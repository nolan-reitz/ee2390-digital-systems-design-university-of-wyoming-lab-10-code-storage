==> flow/design.v <==
module bigcount(msd,lsd,clk,clr,en,up);
	output [3:0] msd,lsd;
	input  clk,clr,en,up;
	wire  upen,bken,msden;
	count lsdig(lsd,clk,clr,en,up,upen,bken);
	count msdig(msd,clk,clr,msden,up, , );
	assign msden = (clr && en) || upen || bken;
endmodule
module count(cnt,clk,clr,en,up,upen,bken, rollover);
	output [3:0] cnt;
	output       upen, bken;
	output reg rollover;
	input        clk, clr, en, up;
	reg    [3:0] cnt, ncnt;
	always @(posedge clk)
	begin
		if(en)  
			if(clr)
				cnt <=  0;  
			else
				cnt <= ncnt;  
		else
			cnt <= cnt; 
	end
	always @(cnt or up)
	begin
		if(up)begin
			rollover = cnt == 9 ? 1'b1 : 1'b0;
			ncnt=(cnt==9) ? 0 : cnt+1;
		end else begin
			rollover = cnt == 0 ? 1'b1 : 1'b0;
			ncnt=(cnt==0) ? 9 : cnt-1;
		end
	end
	assign upen = (cnt==9) && up && en;
	assign bken = (cnt==0) && !up && en;
endmodule
From RTL to reports: bigcount. Tool output for the design above, in the order of the flow. Lines are those of the file above, counted from 1. Operators carry their Yosys type and port widths (W data, S select, Z words). Not given: n/a

Design top: bigcount. Clock: clk. Library: sky130hd. Library corner: tt_025C_1v80.

Word level. Counts by Yosys on the flattened word-level netlist (proc, flatten, opt, wreduce; memories kept). Register bits leave out memories and registers merged into their read ports (data or address); mux counts leave out enables and synchronous resets folded into registers. Print and check cells are left out. Cells with the same type and inputs are merged into one.

For input port bits the number is 4. Register bits after elaboration: 8. Output and inout bits: 8. Under elaborated cells stands 24.

The entry for reductions and logical operators reads 10. The figure for multiplexer cells is 6. Under add/subtract/negate cells stands 4. For equality and inequality tests the number is 2.

Operator list (count): $mux W4 (6); $add A4 B1 Y4 const B (2); $sub A4 B1 Y4 const B (2); $eq A4 B4 Y1 const B (2); $logic_not A4 Y1 (2); $logic_and A1 B1 Y1 (5); $logic_or A1 B1 Y1 (2); $logic_not A1 Y1 (1).

Depth. Yosys ltp: most cells in a row. Word level: on the elaborated netlist, between registers, memories and ports. Mapped: between sequential cells and ports; inverters and the memories' decode and read muxes count.

Under depth in word-level cells stands 5. Under ABC_AREA stands 0. Mapped depth: 4. Mapped depth without buffers: 3.

Mapped cells and area. Yosys stat after the flow's synthesis: flattened, memories mapped to cells. It holds for the ABC_AREA given above (unset counts as 0); a run with the other value may have another netlist. Totals and module areas in this step are rounded.

Cell types: sky130_fd_sc_hd__edfxtp_1 (count 8, total area 240.23 um^2); sky130_fd_sc_hd__nor2b_1 (count 5, total area 31.28 um^2); sky130_fd_sc_hd__o21ai_0 (count 6, total area 30.029 um^2); sky130_fd_sc_hd__a31oi_1 (count 4, total area 25.024 um^2); sky130_fd_sc_hd__and4b_1 (count 2, total area 20.019 um^2); sky130_fd_sc_hd__xnor2_1 (count 2, total area 17.517 um^2); sky130_fd_sc_hd__a221oi_2 (count 1, total area 15.014 um^2); sky130_fd_sc_hd__buf_2 (count 3, total area 15.014 um^2); sky130_fd_sc_hd__buf_4 (count 2, total area 15.014 um^2); sky130_fd_sc_hd__nand3_1 (count 3, total area 15.014 um^2); sky130_fd_sc_hd__nor2_1 (count 4, total area 15.014 um^2); sky130_fd_sc_hd__nor3_1 (count 3, total area 15.014 um^2); sky130_fd_sc_hd__o211ai_1 (count 2, total area 15.014 um^2); sky130_fd_sc_hd__buf_6 (count 1, total area 11.261 um^2); sky130_fd_sc_hd__nand2_1 (count 3, total area 11.261 um^2); sky130_fd_sc_hd__a21oi_1 (count 2, total area 10.01 um^2); sky130_fd_sc_hd__and3b_2 (count 1, total area 10.01 um^2); sky130_fd_sc_hd__o21ba_2 (count 1, total area 10.01 um^2).

Other cell types: 17; their cells: 17.

The figure for sequential area is 0.00024 mm^2. For standard cells after synthesis the number is 70. The figure for mapped area is 0.000638 mm^2. For flip-flops the number is 8. The figure for buffers is 8.

The figures by module come from a second, unflattened synthesis with its own total; it is not the netlist above.

Cell total of the unflattened synthesis: 83. The entry for area total of the unflattened synthesis reads 0.000724 mm^2.

Each row is one instance without its submodules.

Modules: count (cells 41, area 0.000358 mm^2, seq. area 0.00012 mm^2, times used 2); bigcount (cells 1, area 0.0000088 mm^2, seq. area 0 mm^2, times used 1).

Timing after synthesis. Source: OpenSTA report_checks on the synthesized netlist (no wires, ideal clock, input and output delay 20% of the period each), path of least setup slack; recovery checks are left aside. Register names are those of the netlist, which keeps one name where synthesis merged equal registers.

Path type: in2reg. Start point: in up. End point: reg msdig.cnt[0]. Period: 3.14 ns. The figure for launch time at the first pin is 0.628 ns. Under path buffers stands 0. Library setup time: 0.308 ns. For path delay the number is 1.053 ns. For arrival time the number is 1.373 ns. Stages: 3. Under input delay stands 0.628 ns. The figure for required time is 2.832 ns. Under setup slack stands 1.459 ns. For synthesis period reached the number is 1.681 ns.

"path delay" = arrival - input delay + setup time. "stages" counts driving pins, that of a launching flip-flop among them; a cell with two outputs on the path counts twice. "synthesis period reached" is the clock period less the worst setup slack; recovery checks do not enter. This is arithmetic on one report: input and output delays are still those of the set period (20% each). The rows between start and end are the longest chain of elaborated cells between them; the timing report does not say that the signal goes this way. Where chains are equally long, one stands for them. Each line given opens the expression or statement behind the cell; cells for indexed reads and writes are added by Yosys, which also makes memories of some case tables. A register here has more assigning lines than the two given. The path ends at the enable pin of a flip-flop; only ways to that pin are counted.

Cell sequence: sky130_fd_sc_hd__or3_1 -> sky130_fd_sc_hd__a211oi_1 -> sky130_fd_sc_hd__o21a_1. Under length of the longest elaborated chain stands 4. The figure for elaborated cells on any way between the ends is 7. The entry for RTL lines with such cells reads 3. Those cells by class: 7 x reduce/logical.

Ends and longest elaborated chain, post-synthesis: from (decl) (line 3) `input clk,clr,en,up;`; $logic_and A1 B1 Y1 x2 (line 35) `assign upen = (cnt==9) && up && en;`; $logic_or A1 B1 Y1 x2 (line 7) `assign msden = (clr && en) || upen || bken;`; to (assign) (line 21) `cnt <= ncnt;`; to (assign) (line 23) `cnt <= cnt;`; to (decl) (line 10) `output [3:0] cnt;`.

Path in the finished layout. Path of least setup slack in the final report of record 1 (OpenROAD, finished layout, wires in). Where an end is a register, its clock arrival counts in the times.

Path type: reg2out. Start point: reg msdig.cnt[3]. End point: out msd[3]. Under setup slack stands 0.64 ns. The figure for launch time at the first pin is 0.25 ns. Stages: 2. For arrival time the number is 1.16 ns. For external output delay the number is 0.45 ns. Period: 2.25 ns. The figure for required time is 1.80 ns. Under path buffers stands 1.

A register here has more assigning lines than the two given.

Cell sequence: sky130_fd_sc_hd__edfxtp_1 -> sky130_fd_sc_hd__clkdlybuf4s50_1. Under length of the longest elaborated chain stands 0. The figure for elaborated cells on any way between the ends is 0. The entry for RTL lines with such cells reads 0.

Ends and longest elaborated chain, post-layout: from (decl) (line 10) `output [3:0] cnt;`; from (assign) (line 21) `cnt <= ncnt;`; from (assign) (line 23) `cnt <= cnt;`; to (decl) (line 2) `output [3:0] msd,lsd;`.

Memo
Re: implementation data of bigcount

Settings and measured results of 2 stored flow runs for module bigcount (sky130hd), not sorted in any way. The constraints put input and output delay at 20% of the set period each and load the outputs with 0.01 pF. "clock period reached" means the clock period less the worst setup slack. The figure is calculated, with input and output delays left at 20% of the set period. "allowed time less slack (worst setup path)" means the part of the period allowed to the worst setup path (the constraints hold back 20% at inputs and 20% at outputs) less its slack; where the path has registers, the arrival times of their clocks count too. "total power of the final layout" rests on the timing tool's default activity at the inputs, not on a simulated workload. The measured numbers are rounded.

Files of record 1:
==> flow/run.sh <==
#!/bin/bash
# the make line also repeats the synthesis and layout settings of config.mk as NAME=value (left out here)
make -C /OpenROAD-flow-scripts/flow DESIGN_CONFIG=/design/flow/config.mk WORK_HOME=/design/flow/orfs CLKGATE_MAP_FILE= finish
==> flow/config.mk <==
export PLATFORM = sky130hd
export DESIGN_NAME = bigcount
export DESIGN_NICKNAME = bigcount
export VERILOG_FILES = /design/flow/design.v
export SDC_FILE = /design/flow/constraint.sdc
export NUM_CORES = 4
export LEC_CHECK = 0
export CAP_MARGIN = 40
export CORE_ASPECT_RATIO = 0.96
export CORE_MARGIN = 2
export CORE_UTILIZATION = 29
export GPL_TIMING_DRIVEN = 0
export PLACE_DENSITY_LB_ADDON = 0.18
export SETUP_SLACK_MARGIN = 0.58
export SLEW_MARGIN = 20
==> flow/constraint.sdc <==
create_clock -name core_clock -period 2.25 [get_ports {clk}]
set_input_delay 0.4500 -clock core_clock [delete_from_list [all_inputs] [get_ports {clk}]]
set_output_delay 0.4500 -clock core_clock [all_outputs]
set_load 0.01 [all_outputs]

Results of record 1. For the worst slack on setup checks the run shows 0.639 ns. The final design utilization reads 41.0 %. The chip area in the Yosys report reads 0.000638 mm^2. The clock period reached stands at 1.611 ns. The measured std-cell area (final layout) is 0.000845 mm^2. The post-route setup TNS comes to 0.000 ns. For the worst-case hold slack the run shows 0.644 ns. The measured die size is 0.00259 mm^2. The total power of the final layout stands at 417 µW. The allowed time less slack (worst setup path) reads 1.16 ns. Worst setup path kind: reg2out.

Files of record 2:
==> flow/run.sh <==
#!/bin/bash
# the make line also repeats the synthesis and layout settings of config.mk as NAME=value (left out here)
make -C /OpenROAD-flow-scripts/flow DESIGN_CONFIG=/design/flow/config.mk WORK_HOME=/design/flow/orfs CLKGATE_MAP_FILE= finish
==> flow/config.mk <==
export PLATFORM = sky130hd
export DESIGN_NAME = bigcount
export DESIGN_NICKNAME = bigcount
export VERILOG_FILES = /design/flow/design.v
export SDC_FILE = /design/flow/constraint.sdc
export NUM_CORES = 4
export LEC_CHECK = 0
export CAP_MARGIN = 20
export CELL_PAD_IN_SITES_DETAIL_PLACEMENT = 1
export CORE_ASPECT_RATIO = 0.93
export CORE_MARGIN = 2
export CORE_UTILIZATION = 56
export CTS_CLUSTER_DIAMETER = 314
export MIN_ROUTING_LAYER = met1
export PLACE_DENSITY_LB_ADDON = 0.12
export SETUP_SLACK_MARGIN = 0.16
export SLEW_MARGIN = 15
==> flow/constraint.sdc <==
create_clock -name core_clock -period 1.67 [get_ports {clk}]
set_input_delay 0.3340 -clock core_clock [delete_from_list [all_inputs] [get_ports {clk}]]
set_output_delay 0.3340 -clock core_clock [all_outputs]
set_load 0.01 [all_outputs]

Outcome of record 2: no results, placement failed with DPL-0033.
